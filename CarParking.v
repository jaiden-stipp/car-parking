==> flow/design.v <==
module Bin_to_Display #(parameter INLEN = 4)(
	input [INLEN-1:0] b_num,
	output reg [7:0] seg
);
	always @(*) begin
		case (b_num)
			4'd0: seg = 7'b1000000;
			4'd1: seg = 7'b1111001;
			4'd2: seg = 7'b0100100;
			4'd3: seg = 7'b0110000;
			4'd4: seg = 7'b0011001;
			4'd5: seg = 7'b0010010;
			4'd6: seg = 7'b0000010;
			4'd7: seg = 7'b1111000;
			4'd8: seg = 7'b0000000;
			4'd9: seg = 7'b0010000;
			default: seg = 7'b1111111;
		endcase
	end
endmodule
module CarParking (
    input clk,
    input InSig,
    input OutSig,
    input reset,
    output [6:0] HEX0,
    output [6:0] HEX1,
	 output [6:0] HEX4,
    output ClosedLight,
    output OpenLight,
    output reg WarningLight,
    output motor
);
    reg [3:0] tens = 0;
    reg [3:0] ones = 0;
    reg [6:0] CarCount = 0;
    parameter IDLE = 1'b0;
    parameter OPEN = 1'b1;
    reg state = IDLE;
    always @(*) begin
        tens = 0;
        ones = 0;
        if (CarCount >= 30) begin
            tens = 3;
            ones = CarCount - 30;
        end else if (CarCount >= 20) begin
            tens = 2;
            ones = CarCount - 20;
        end else if (CarCount >= 10) begin
            tens = 1;
            ones = CarCount - 10;
        end else begin
            tens = 0;
            ones = CarCount[3:0];
        end
    end
    assign ClosedLight = (CarCount >= 35);
    assign OpenLight   = !ClosedLight;
    Bin_to_Display Display0 (.b_num(ones), .seg(HEX0));
    Bin_to_Display Display1 (.b_num(tens), .seg(HEX1));
	 Bin_to_Display #(.INLEN(1)) Display4 (.b_num(state), .seg(HEX4));
	 wire done_moving;
    reg gate_trigger;
    ServoController Motor1 (
        .clk(clk),
        .gate_trigger(gate_trigger),
        .pwm(motor),
        .done_moving(done_moving)
    );
    reg [19:0] in_db, out_db;
    reg In_Button, Out_Button;
    reg In_Prev, Out_Prev;
    always @(posedge clk or negedge reset) begin
        if (!reset) begin
            in_db <= 0;
            out_db <= 0;
            In_Button <= 0;
            Out_Button <= 0;
        end else begin
            if (!InSig)
                in_db <= (in_db < 20'd1_000_000) ? in_db + 1 : in_db;
            else
                in_db <= 0;
				if (!OutSig)
                out_db <= (out_db < 20'd1_000_000) ? out_db + 1 : out_db;
            else
                out_db <= 0;
            In_Button <= (in_db >= 20'd1_000_000);
				Out_Button <= (out_db >= 20'd1_000_000);
        end
    end
    reg [24:0] blink_count = 0;
    always @(posedge clk or negedge reset) begin
        if (!reset) begin
            blink_count <= 0;
            WarningLight <= 0;
        end else begin
            blink_count <= blink_count + 1;
            if (blink_count >= 25'd25_000_000) begin
                blink_count <= 0;
                if (CarCount > 30 && CarCount < 35)
                    WarningLight <= ~WarningLight;
                else
                    WarningLight <= 0;
            end
        end
    end
	 reg [26:0] open_timer;
    always @(posedge clk or negedge reset) begin
        if (!reset) begin
            state <= IDLE;
            CarCount <= 0;
				gate_trigger <= 0;
        end else begin
            case (state)
               IDLE: begin
						gate_trigger <= 0;
						if ((In_Button && !In_Prev && CarCount < 35) || (Out_Button && !Out_Prev && CarCount > 0)) begin
							if (In_Button) CarCount <= CarCount + 1;
							else CarCount <= CarCount - 1;
							gate_trigger <= 1;
							open_timer   <= 0;  
							state        <= OPEN;
						end
					end
                OPEN: begin
						if (open_timer < 100000000)    
							open_timer <= open_timer + 1;
						else if (!In_Button && !Out_Button) begin
							gate_trigger <= 0;
							state <= IDLE;
						end
					 end
            endcase
            In_Prev  <= In_Button;
            Out_Prev <= Out_Button;
        end
    end
endmodule
module ServoController (
	input clk,
	input gate_trigger,
	output pwm,
	output reg done_moving
);
	reg [19:0] counter = 0;
	reg [19:0] current_threshold = 20'd50000;
	reg [15:0] step_timer = 0;
	assign pwm = (counter < current_threshold);
	always @(posedge clk) begin
		if (counter == 20'd1000000)
			counter <= 0;
		else
			counter <= counter + 1;
		if ((gate_trigger && current_threshold < 100000) || (!gate_trigger && current_threshold > 50000)) begin
			done_moving <= 1'b0;
		end
		step_timer <= step_timer + 1;
		if (step_timer >= 16'd1000) begin
			step_timer <= 0;
			if (gate_trigger && current_threshold < 20'd100000) begin
				current_threshold <= current_threshold + 1;
				done_moving <= 0;
			end else if (!gate_trigger && current_threshold > 20'd50000) begin
				current_threshold <= current_threshold - 1;
				done_moving <= 0;
			end else begin
				done_moving <= 1;
			end
		end
	end
endmodule
# Step by step through the tools: CarParking
# Tool output for the design above, in the order of the flow.
# Lines are those of the file above, counted from 1.
# Library cell names are shortened.
# Not given: n/a
# setup
top	CarParking
clock	clk
library	sky130hd
lib_corner	tt_025C_1v80

# After elaboration
# Counts by Yosys on the flattened word-level netlist (proc, flatten, opt, wreduce; memories kept). Register bits leave out memories and registers merged into their read ports (data or address). Print and check cells are left out. Cells with the same type and inputs are merged into one.
# Memory sizes are those after Yosys's memory passes, which may raise the word count (mostly to a power of two), join words into wider ones and drop unused or constant bits.
# classes
n_logic	2
cmp	17
n_reduce_logical	22
equal	5
muxes	26
add_sub_neg	13
# op_table
cell	n
two-way mux 20 bit	6
adder 20 x 1 -> 20 bit with constant B	4
case mux 27 bit (select 2 bit)	1
two-way mux 27 bit	2
>= comparator 20 bit with constant B	2
< comparator 20 bit with constant B	2
adder 27 x 1 -> 27 bit with constant B	1
< comparator 27 bit with constant B	1
adder 25 x 1 -> 25 bit with constant B	1
>= comparator 25 bit with constant B	1
two-way mux 25 bit	1
subtractor 20 x 1 -> 20 bit with constant B	1
> comparator 20 x 16 -> 1 bit with constant B	1
< comparator 20 x 17 -> 1 bit with constant B	1
< comparator 20 bit	1
equality test 20 bit with constant B	1
adder 16 x 1 -> 16 bit with constant B	1
>= comparator 16 x 10 -> 1 bit with constant B	1
>= comparator 7 x 5 -> 1 bit with constant B	2
case mux 7 bit (select 2 bit)	1
two-way mux 4 bit	3
logical AND 1 bit	8
subtractor 4 bit with constant B	2
adder 7 x 1 -> 7 bit with constant B	1
subtractor 7 x 1 -> 7 bit with constant B	1
> comparator 7 x 1 -> 1 bit with constant B	1
>= comparator 7 x 4 -> 1 bit with constant B	1
> comparator 7 x 5 -> 1 bit with constant B	1
# Other operator kinds: 15; their cells: 35.
# word_totals
reg_bits	162
mem_count	2
input_bits	4
mem_bits_ro	224
elab_cells	102
output_inout_bits	25
# memory_table
name	size	width	rd	wr	line_no	source
(no name shown)	16	7	1	0	6	case (b_num)
(no name shown)	16	7	1	0	6

# Depth
# Yosys ltp: most cells in a row. Word level: on the elaborated netlist, between registers, memories and ports. Mapped: between sequential cells and ports; inverters and the memories' decode and read muxes count.
# depth
ltp_word	6
abc_area	0
ltp_mapped	12
depth_no_buf	12

# Netlist
# Source: synth_stat.txt of the flow (Yosys; design flattened, memories mapped). It holds for the ABC_AREA given above (unset counts as 0); a run with the other value may have another netlist.
# types
type	n	type_area_um2
dfrtp_1	77	1.93E+03
edfxtp_1	49	1.47E+03
ha_1	63	788.256
dfxtp_1	36	720.691
xnor2_1	60	525.504
xor2_1	53	464.195
nor2_1	100	375.36
a21oi_1	52	260.25
nand3_1	48	240.23
nand2_1	63	236.477
inv_1	60	225.216
nand4_1	34	212.704
o21ai_0	39	195.187
and2_1	21	131.376
and3_1	17	106.352
or3_1	17	106.352
and4_1	11	96.342
nor3_1	19	95.091
# Not listed: further types 51, cells in them 165.
# mapped
seq_area_mm2	0.004119
ffs	162
buffers	25
yosys_area_mm2	0.0094578
cell_count	984
# The figures by module come from a second, unflattened synthesis with its own total; it is not the netlist above.
# hier_totals
hier_cells	1080
hier_area_mm2	0.0099658
# Rows give one instance, submodules left out.
# modules
mod	area_mm2	seq_area_mm2	instances	n_cells
CarParking	0.005972	0.0027977	1	628
ServoController	0.0034833	0.0013513	1	372
Bin_to_Display	0.0002215	0	2	35
Bin_to_Display #(INLEN=1)	0.0000676	0	1	10

# Path before layout
# OpenSTA on the mapped netlist: ideal clock, no wires. The path of least setup slack (recovery checks aside). Input and output delay are each 20% of the period. Register names are those of the netlist, which keeps one name where synthesis merged equal registers.
# synth_timing
path_kind	register -> register
start	register Motor1.current_threshold[6]
end	register Motor1.current_threshold[18]
path_slack_ns	-0.231
launch_ns	0.000
delay_ns	3.212
clock_period_ns	2.98
required_time_ns	2.722
path_buffers	0
stages	13
setup_ns	0.258
arrival_time_ns	2.954
period_less_setup_slack_ns	3.211
# "delay_ns" = arrival - input delay + setup time.
# "stages": output pins that drive a net of the path, with the launching flip-flop's if there is one; two outputs of one cell count as two.
# "period_less_setup_slack_ns" = period - worst setup slack (recovery checks aside). The figure is calculated, with input and output delays left at 20% of the set period.
# The rows between start and end are the longest chain of elaborated cells between them; the timing report does not say that the signal goes this way. Where chains are equally long, one stands for them.
# Each line given opens the expression or statement behind the cell; cells for indexed reads and writes are added by Yosys, which also makes memories of some case tables.
# The path ends at the data pin of a flip-flop with enable; ways to the enable are not counted.
# synth_between
path_cell_list	edfxtp_1 > o21ai_0 > a211oi_1 > nor3_1 > o311a_1 > inv_1 > ha_1 > a21oi_1 > o22ai_1 > o311ai_1 > o21ai_0 > a31oi_1 > xnor2_1
elab_chain_cells	4
cone_cells	8
lines_between	4
classes_between	add/sub: 2; compare: 2; mux: 2; reduce/logical: 2
# synth_rtl
element	line_no	source
start, declared	147	reg [19:0] current_threshold = 20'd50000;
start, assigned	162	current_threshold <= current_threshold + 1;
start, assigned	165	current_threshold <= current_threshold - 1;
> comparator 20 x 16 -> 1 bit	164	end else if (!gate_trigger && current_threshold > 20'd50000) begin
logical AND 1 bit	164
two-way mux 20 bit	164
two-way mux 20 bit	161	if (gate_trigger && current_threshold < 20'd100000) begin
end, assigned	162
end, assigned	165
end, declared	147

# Timing after layout
# From the final timing report of flow run A: the path of least setup slack in the routed layout; clock arrival at registers is part of the times.
# layout_timing
path_kind	register -> output
start	register CarCount[2]
end	output port HEX0[5]
launch_ns	0.42
required_time_ns	2.56
path_buffers	3
arrival_time_ns	2.78
clock_period_ns	3.2
stages	13
out_delay_ns	0.64
path_slack_ns	-0.22
# The rows between start and end are the longest chain of elaborated cells between them; the timing report does not say that the signal goes this way. Where chains are equally long, one stands for them.
# The chain passes a memory read, where the word-level depth is cut; so it can be longer than that depth.
# At most two assigning lines are given for a register; there are more.
# layout_between
path_cell_list	dfrtp_2 > inv_4 > ha_2 > nand2b_4 > a211oi_2 > a211o_1 > xnor2_2 > buf_4 > buf_6 > ha_4 > mux2i_1 > a21oi_1 > buf_2
elab_chain_cells	5
cone_cells	10
lines_between	7
classes_between	add/sub: 3; compare: 3; mux: 3; memory: 1
# layout_rtl
element	line_no	source
start, declared	36	reg [6:0] CarCount = 0;
start, assigned	119	if (In_Button) CarCount <= CarCount + 1;
start, assigned	120	else CarCount <= CarCount - 1;
>= comparator 7 x 4 -> 1 bit	49	end else if (CarCount >= 10) begin
two-way mux 4 bit	49
two-way mux 4 bit	46	end else if (CarCount >= 20) begin
two-way mux 4 bit	43	if (CarCount >= 30) begin
memory (16 x 7 bit)	6	case (b_num)
end, declared	26	output [6:0] HEX0,

# Settings and measured results of 2 stored flow runs for module CarParking (sky130hd), not sorted in any way. The constraints put input and output delay at 20% of the set period each and load the outputs with 0.01 pF.
# By "timing.achieved_period_ns" is meant the clock period of the run minus its worst setup slack. This is arithmetic on one report: input and output delays are still those of the set period (20% each).
# "timing.worst_path_ns" is the time allowed to the run's worst setup path (the clock period less input and output delay, where it has them) less its slack. Clock arrival times count: a late capture clock shortens it, a late launch clock lengthens it.
# By "totalPower_mw" is meant OpenSTA's value without simulated activity: inputs other than the clock are taken to toggle once in ten clock periods, and the tool carries that through the logic.
# Settings: . = not set for that run.
run name	period_ns	CORE_UTILIZATION	CAP_MARGIN	CORE_MARGIN	SLEW_MARGIN	PLACE_DENSITY_LB_ADDON	CELL_PAD_IN_SITES_GLOBAL_PLACEMENT	ABC_AREA	MIN_ROUTING_LAYER	synth_chip_area_mm2	design_die_area_mm2	finish.stdcell_area_mm2	finalUtil_frac	worst_setup_slack_ns	tns_setup_ns	totalPower_mw	timing.achieved_period_ns	timing.worst_path_ns	path_kind
flow run A	3.2	70	20	2	20	.	.	.	.	0.0094578	0.0144565	0.0113509	0.857	-0.219	-1.077	6.891	3.419	2.78	register -> output
flow run B	2.2	38	35	8	20	0.28	1	0	met2	0.0094578	0.0301925	0.0129699	0.532	-0.923	-23.232	10.619	3.123	3.12	register -> register
